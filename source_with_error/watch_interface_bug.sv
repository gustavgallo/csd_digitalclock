==> flow/design.v <==
module watch_interface_bug (  
input logic clock,  
input logic reset,  
input logic pulse_1hz,  
input logic pulse_500ms,  
input logic mode_button,
input logic add_button,
input logic sub_button,
output logic[5:0] d1, d2, d3, d4, d5, d6, d7, d8,  
output logic[3:0] U_seconds, U_hours
);
typedef enum logic [2:0] {  
    RUN,
    SET_HOURS,
    SET_MINUTES,
    SET_SECONDS
} state_t;
state_t EA;
logic [3:0] U_seconds, D_seconds;
logic [3:0] U_minutes, D_minutes;
logic [3:0] U_hours, D_hours;
always_ff @(posedge clock, posedge reset)begin
    if(reset)begin
        EA <= RUN;
    end else begin
        case(EA)
            RUN:begin
                if(mode_button) begin   EA <= SET_HOURS;        
                end else EA <= RUN;
            end
            SET_HOURS:begin
                if(mode_button) begin   EA <= SET_MINUTES;        
                end else EA <= SET_HOURS;
            end
            SET_MINUTES:begin
                if(mode_button) begin   EA <= SET_SECONDS;        
                end else EA <= SET_MINUTES;
            end
            SET_SECONDS:begin
                if(mode_button) begin   EA <= RUN;        
                end else EA <= SET_SECONDS;
            end
        endcase
    end
end
always_ff @(posedge clock, posedge reset) begin  
    if(reset) begin
        U_hours <=0;
        U_minutes <=0;
        U_seconds <=0;
        D_hours <=0;
        D_minutes <=0;
        D_seconds <=0;
    end else begin
        case (EA)
            RUN: begin
                if(pulse_1hz) begin
                if (U_seconds < 15) begin
                    U_seconds <= U_seconds + 1;
                end else begin
                    U_seconds <= 0;
                    if (D_seconds < 5) begin
                        D_seconds <= D_seconds + 1;
                    end else begin
                        D_seconds <= 0;
                        if (U_minutes < 9) begin
                            U_minutes <= U_minutes + 1;
                        end else begin
                            U_minutes <= 0;
                            if (D_minutes < 5) begin
                                D_minutes <= D_minutes + 1;
                            end else begin
                                D_minutes <= 0;
                                if (D_hours < 2 || (D_hours == 2 && U_hours < 3)) begin
                                    if (U_hours < 9) begin
                                        U_hours <= U_hours + 1;
                                    end else begin
                                        U_hours <= 0;
                                        D_hours <= D_hours + 1;
                                    end
                                end else begin
                                    U_hours <= 0;
                                    D_hours <= 0;
                                end
                            end
                        end
                    end
                end
            end
            end
SET_HOURS: begin
    if (add_button) begin
        if (D_hours < 2 || (D_hours == 2 && U_hours < 3)) begin
            if (U_hours < 9)
                U_hours <= U_hours + 1;
            else begin
                U_hours <= 0;
                D_hours <= D_hours + 1;
            end
        end else begin
            U_hours <= 0;
            D_hours <= 0;
        end
    end else if (sub_button) begin
           U_hours <= U_hours - 1;
    end
end
SET_MINUTES: begin
    if (add_button) begin
        if (D_minutes < 5) begin
            if (U_minutes < 9)
                U_minutes <= U_minutes + 1;
            else begin
                U_minutes <= 0;
                D_minutes <= D_minutes + 1;
            end
        end else begin
            U_minutes <= 0;
            D_minutes <= 0;
        end
    end else if (sub_button) begin
        if (D_minutes > 0 || (D_minutes == 0 && U_minutes > 0)) begin
            if (U_minutes > 0)
                U_minutes <= U_minutes - 1;
            else begin
                U_minutes <= 9;
                D_minutes <= D_minutes - 1;
            end
        end else begin
            U_minutes <= 9;
            D_minutes <= 5;
        end
    end
end
SET_SECONDS: begin
    if (add_button) begin
        if (D_seconds < 5) begin
            if (U_seconds < 9)
                U_seconds <= U_seconds + 1;
            else begin
                U_seconds <= 0;
                D_seconds <= D_seconds + 1;
            end
        end else begin
            U_seconds <= 0;
            D_seconds <= 0;
        end
    end else if (sub_button) begin
        if (D_seconds > 0 || (D_seconds == 0 && U_seconds > 0)) begin
            if (U_seconds > 0)
                U_seconds <= U_seconds - 1;
            else begin
                U_seconds <= 9;
                D_seconds <= D_seconds - 1;
            end
        end else begin
            U_seconds <= 9;
            D_seconds <= 5;
        end
    end
end
            default: ; 
        endcase
    end
end
always_ff @(posedge clock)begin 
    case(EA)
        RUN: begin
            d8 <= {1'b1, D_hours, 1'b1};         
            d7 <= {1'b1, U_hours, 1'b1};         
            d6 <= {1'b0, 4'b0000, 1'b1};               
            d5 <= {1'b1, D_minutes , 1'b1};       
            d4 <= {1'b1, U_minutes , 1'b1};       
            d3 <= {1'b0, 4'b0000, 1'b1};               
            d2 <= {1'b1, D_seconds , 1'b1};       
            d1 <= {1'b1, U_seconds , 1'b1};       
        end
        SET_HOURS: begin
            d8 <= {pulse_500ms, D_hours , 1'b1};         
            d7 <= {pulse_500ms, U_hours , 1'b1};         
            d6 <= {1'b0, 4'b0000, 1'b1};               
            d5 <= {1'b1, D_minutes , 1'b1};       
            d4 <= {1'b1, U_minutes , 1'b1};       
            d3 <= {1'b0, 4'b0000, 1'b1};               
            d2 <= {1'b1, D_seconds , 1'b1};       
            d1 <= {1'b1, U_seconds , 1'b1};       
        end
        SET_MINUTES: begin
            d8 <= {1'b1, D_hours , 1'b1};         
            d7 <= {1'b1, U_hours , 1'b1};         
            d6 <= {1'b0, 4'b0000, 1'b1};               
            d5 <= {pulse_500ms, D_minutes , 1'b1};       
            d4 <= {pulse_500ms, U_minutes , 1'b1};       
            d3 <= {1'b0, 4'b0000, 1'b1};               
            d2 <= {1'b1, D_seconds , 1'b1};       
            d1 <= {1'b1, U_seconds , 1'b1};       
        end
        SET_SECONDS: begin
            d8 <= {1'b1, D_hours , 1'b1};         
            d7 <= {1'b1, U_hours , 1'b1};         
            d6 <= {1'b0, 4'b0000, 1'b1};               
            d5 <= {1'b1, D_minutes , 1'b1};       
            d4 <= {1'b1, U_minutes , 1'b1};       
            d3 <= {1'b0, 4'b0000, 1'b1};               
            d2 <= {pulse_500ms, D_seconds , 1'b1};       
            d1 <= {pulse_500ms, U_seconds , 1'b1};       
        end
    endcase
end
endmodule
## Tool chain data of watch_interface_bug

What the tools print for watch_interface_bug, step after step.
Line numbers count from 1 in the design file above.
A cell with - has no value.

| design | value |
|---|---|
| top | watch_interface_bug |
| clock input | clock |
| standard-cell library | sky130hd |
| library corner | tt_025C_1v80 |

## After elaboration

Counts by Yosys on the flattened word-level netlist (proc, flatten, opt, wreduce; memories kept). Register bits leave out memories and registers merged into their read ports (data or address). Print and check cells are left out.

| bit counts | value |
|---|---|
| flip-flop bits (word level) | 63 |
| bits in latches | 0 |
| memory bits (writable) | 0 |
| ROM bits | 0 |
| clocked read ports x word width | 0 |
| memories | 0 |
| input bits | 7 |
| output and inout bits | 56 |
| word-level cells | 149 |

| cells by class | value |
|---|---|
| add/sub/neg operators | 11 |
| $mul | 0 |
| div/mod/pow operators | 0 |
| order comparisons | 12 |
| equality and inequality tests | 17 |
| shift operators | 0 |
| muxes and demuxes | 71 |
| bitwise logic cells | 0 |
| reductions and logical operators | 25 |

Operators with widths:

| cell | count |
|---|---|
| two-way mux 4 bit | 54 |
| case mux 6 bit (select 2 bit) | 6 |
| case mux 4 bit (select 2 bit) | 6 |
| adder 4 x 1 -> 4 bit (second input constant) | 6 |
| subtractor 4 x 1 -> 4 bit (second input constant) | 5 |
| > comparator 4 x 1 -> 1 bit (second input constant) | 4 |
| < comparator 4 bit (second input constant) | 4 |
| != test 4 bit (second input constant) | 4 |
| AND reduction 7 bit | 2 |
| != test 2 bit (second input constant) | 6 |
| nonzero test 2 bit | 6 |
| case mux 3 bit (select 4 bit) | 1 |
| != test 3 bit (second input constant) | 3 |
| OR reduction 3 bit | 3 |
| < comparator 4 x 2 -> 1 bit (second input constant) | 2 |
| < comparator 4 x 3 -> 1 bit (second input constant) | 2 |
| logical NOT 4 bit | 2 |
| AND reduction 8 bit | 1 |
| == test 3 x 2 -> 1 bit (second input constant) | 2 |
| AND reduction 6 bit | 1 |
| AND reduction 5 bit | 1 |
| == test 4 x 2 -> 1 bit (second input constant) | 1 |
| nonzero test 4 bit | 1 |
| two-way mux 2 bit | 2 |
| logical AND 1 bit | 3 |
| logical OR 1 bit | 3 |
| == test 3 x 1 -> 1 bit (second input constant) | 1 |
| logical NOT 3 bit | 1 |

Other operator kinds: 2; their cells: 3.

## Logic depth

Longest topological path by Yosys (ltp), each cell counted once; first at word level (registers and memories cut), then after technology mapping (sequential cells cut; the memories' decode and read muxes count).

| depth | value |
|---|---|
| depth after elaboration | 10 |
| ABC_AREA | 0 |
| mapped depth | 8 |
| mapped depth without buffers | 7 |

## Mapped cells and area

Yosys stat after the flow's synthesis: flattened, memories mapped to cells. It holds for the ABC_AREA given above (unset counts as 0); a run with the other value may have another netlist.

| mapped netlist | value |
|---|---|
| cell count | 311 |
| mapped area | 3146.8 um^2 |
| sequential area | 1512.7 um^2 |
| mapped flip-flops | 55 |
| buffer cells | 33 |

Cells by type:

| type | count | area in all (um^2) |
|---|---|---|
| sky130_fd_sc_hd__edfxtp_1 | 27 | 810.778 |
| sky130_fd_sc_hd__dfrtp_1 | 27 | 675.648 |
| sky130_fd_sc_hd__ha_1 | 13 | 162.656 |
| sky130_fd_sc_hd__buf_4 | 21 | 157.651 |
| sky130_fd_sc_hd__nand2_1 | 31 | 116.362 |
| sky130_fd_sc_hd__mux2_2 | 9 | 101.347 |
| sky130_fd_sc_hd__nor2_1 | 26 | 97.594 |
| sky130_fd_sc_hd__o21ai_0 | 15 | 75.072 |
| sky130_fd_sc_hd__a31oi_1 | 10 | 62.56 |
| sky130_fd_sc_hd__inv_1 | 16 | 60.058 |
| sky130_fd_sc_hd__nor3_1 | 12 | 60.058 |
| sky130_fd_sc_hd__o31ai_1 | 7 | 52.55 |
| sky130_fd_sc_hd__nand3_1 | 9 | 45.043 |
| sky130_fd_sc_hd__mux2i_1 | 4 | 40.038 |
| sky130_fd_sc_hd__a21oi_1 | 7 | 35.034 |
| sky130_fd_sc_hd__nand2b_1 | 5 | 31.28 |
| sky130_fd_sc_hd__o211ai_1 | 4 | 30.029 |
| sky130_fd_sc_hd__clkbuf_1 | 7 | 26.275 |

Other cell types: 38; their cells: 61.

## Timing after synthesis

Source: OpenSTA report_checks on the synthesized netlist (no wires, ideal clock, input and output delay 20% of the period each), path of least setup slack; recovery checks are left aside. Register names are those of the netlist, which keeps one name where synthesis merged equal registers.

| timing post-synthesis | value |
|---|---|
| path kind | register to register |
| start point | register D_seconds[0] |
| end point | register D_seconds[1] |
| period | 2.65 ns |
| setup time | 0.125 ns |
| launch time at the first pin | 0.000 ns |
| data arrival time | 1.997 ns |
| data required time | 2.525 ns |
| slack | 0.529 ns |
| path delay | 2.122 ns |
| stages | 8 |
| buffers on the path | 0 |
| synthesis period reached | 2.121 ns |

"path delay" = arrival - input delay + setup time.
"stages": output pins that drive a net of the path, with the launching flip-flop's if there is one; two outputs of one cell count as two.
"synthesis period reached" = period - worst setup slack (recovery checks aside). The figure is calculated, with input and output delays left at 20% of the set period.
Between the ends stands the longest chain of elaborated cells between them, by number of cells; it is not shown to be the way that was timed. Of several equally long chains one is given.
Each line given opens the expression or statement behind the cell; cells for indexed reads and writes are added by Yosys, which also makes memories of some case tables.
A register here has more assigning lines than the two given.

| on the way, post-synthesis | value |
|---|---|
| cell sequence | sky130_fd_sc_hd__dfrtp_1 sky130_fd_sc_hd__inv_1 sky130_fd_sc_hd__ha_1 sky130_fd_sc_hd__and2b_1 sky130_fd_sc_hd__a211oi_1 sky130_fd_sc_hd__o211a_1 sky130_fd_sc_hd__or2_2 sky130_fd_sc_hd__mux2_2 |
| length of the longest elaborated chain | 7 |
| elaborated cells between the ends (all ways) | 20 |
| those cells by class | add/sub (2); compare (2); eq/ne (2); mux (10); reduce/logical (4) |

RTL lines, path post-synthesis:

| what | line | text |
|---|---|---|
| from (decl) | 19 | `logic [3:0] U_seconds, D_seconds;` |
| from (assign) | 63 | `D_seconds <= D_seconds + 1;` |
| from (assign) | 142 | `D_seconds <= D_seconds + 1;` |
| logical NOT 4 bit | 149 | `if (D_seconds > 0 \|\| (D_seconds == 0 && U_seconds > 0)) begin` |
| logical AND 1 bit | 149 |  |
| logical OR 1 bit | 149 |  |
| two-way mux 4 bit | 149 |  |
| two-way mux 4 bit | 148 | `end else if (sub_button) begin` |
| two-way mux 4 bit | 136 | `if (add_button) begin` |
| case mux 4 bit (select 2 bit) | 55 | `case (EA)` |
| to (assign) | 63 |  |
| to (assign) | 142 |  |
| to (decl) | 19 |  |

## Timing after layout

From the final timing report of record 1: the path of least setup slack in the routed layout; clock arrival at registers is part of the times.

| timing post-layout | value |
|---|---|
| path kind | register to register |
| start point | register U_hours[0] |
| end point | register D_hours[0] |
| period | 1.69 ns |
| setup time | 0.08 ns |
| launch time at the first pin | 0.31 ns |
| data arrival time | 2.21 ns |
| data required time | 1.93 ns |
| slack | -0.28 ns |
| stages | 7 |
| buffers on the path | 0 |

Between the ends stands the longest chain of elaborated cells between them, by number of cells; it is not shown to be the way that was timed. Of several equally long chains one is given.
A register here has more assigning lines than the two given.

| on the way, post-layout | value |
|---|---|
| cell sequence | sky130_fd_sc_hd__dfrtp_2 sky130_fd_sc_hd__ha_4 sky130_fd_sc_hd__or4b_4 sky130_fd_sc_hd__a211oi_4 sky130_fd_sc_hd__and3_4 sky130_fd_sc_hd__nand3_2 sky130_fd_sc_hd__mux2i_1 |
| length of the longest elaborated chain | 10 |
| elaborated cells between the ends (all ways) | 13 |
| those cells by class | compare (2); mux (9); reduce/logical (2) |

RTL lines, path post-layout:

| what | line | text |
|---|---|---|
| from (decl) | 10 | `output logic[3:0] U_seconds, U_hours` |
| from (assign) | 76 | `U_hours <= U_hours + 1;` |
| from (assign) | 95 | `U_hours <= U_hours + 1;` |
| < comparator 4 x 2 -> 1 bit | 74 | `if (D_hours < 2 \|\| (D_hours == 2 && U_hours < 3)) begin` |
| logical AND 1 bit | 74 |  |
| logical OR 1 bit | 74 |  |
| two-way mux 4 bit | 74 |  |
| two-way mux 4 bit | 70 | `if (D_minutes < 5) begin` |
| two-way mux 4 bit | 66 | `if (U_minutes < 9) begin` |
| two-way mux 4 bit | 62 | `if (D_seconds < 5) begin` |
| two-way mux 4 bit | 58 | `if (U_seconds < 15) begin` |
| two-way mux 4 bit | 57 | `if(pulse_1hz) begin` |
| case mux 4 bit (select 2 bit) | 55 | `case (EA)` |
| to (assign) | 79 | `D_hours <= D_hours + 1;` |
| to (assign) | 98 | `D_hours <= D_hours + 1;` |
| to (decl) | 21 | `logic [3:0] U_hours, D_hours;` |

Subject: watch_interface_bug on sky130hd, stored results

Hello all,

Settings and measured results of 2 stored flow runs for module watch_interface_bug (sky130hd), not sorted in any way. The constraints put input and output delay at 20% of the set period each and load the outputs with 0.01 pF.
By "clock period reached" is meant the clock period of the run minus its worst setup slack. This is arithmetic on one report: input and output delays are still those of the set period (20% each).
"worst setup path time" is the time allowed to the run's worst setup path (the clock period less input and output delay, where it has them) less its slack. Clock arrival times count: a late capture clock shortens it, a late launch clock lengthens it.
Settings: - = not set for that run.

| setting or result | record 1 | record 2 |
|---|---|---|
| period_ns | 1.69 | 1.76 |
| CORE_UTILIZATION | 28 | 23 |
| SETUP_SLACK_MARGIN | -0.06 | - |
| PLACE_DENSITY_LB_ADDON | 0.28 | 0.3 |
| TNS_END_PERCENT | 65 | - |
| CTS_CLUSTER_DIAMETER | 367 | 302 |
| CAP_MARGIN | 10 | 20 |
| CORE_MARGIN | 2 | 2 |
| SLEW_MARGIN | 20 | 20 |
| HOLD_SLACK_MARGIN | - | -0.1 |
| CORE_ASPECT_RATIO | - | 0.84 |
| ABC_AREA | - | 1 |
| MAX_ROUTING_LAYER | - | met4 |
| area of the synthesized netlist (um^2) | 3146.8 | 3278.1 |
| die footprint (um^2) | 12102.2 | 15227.8 |
| standard-cell area after routing (um^2) | 4570.6 | 4246.6 |
| final design utilization | 0.42 | 0.309 |
| worst setup slack after layout (ns) | -0.280 | 0.093 |
| sum of negative setup slack (ns) | -2.774 | 0.000 |
| clock period reached (ns) | 1.970 | 1.667 |
| worst setup path time (ns) | 1.97 | 1.31 |
| type of the worst setup path | register to register | register to output |

Thanks
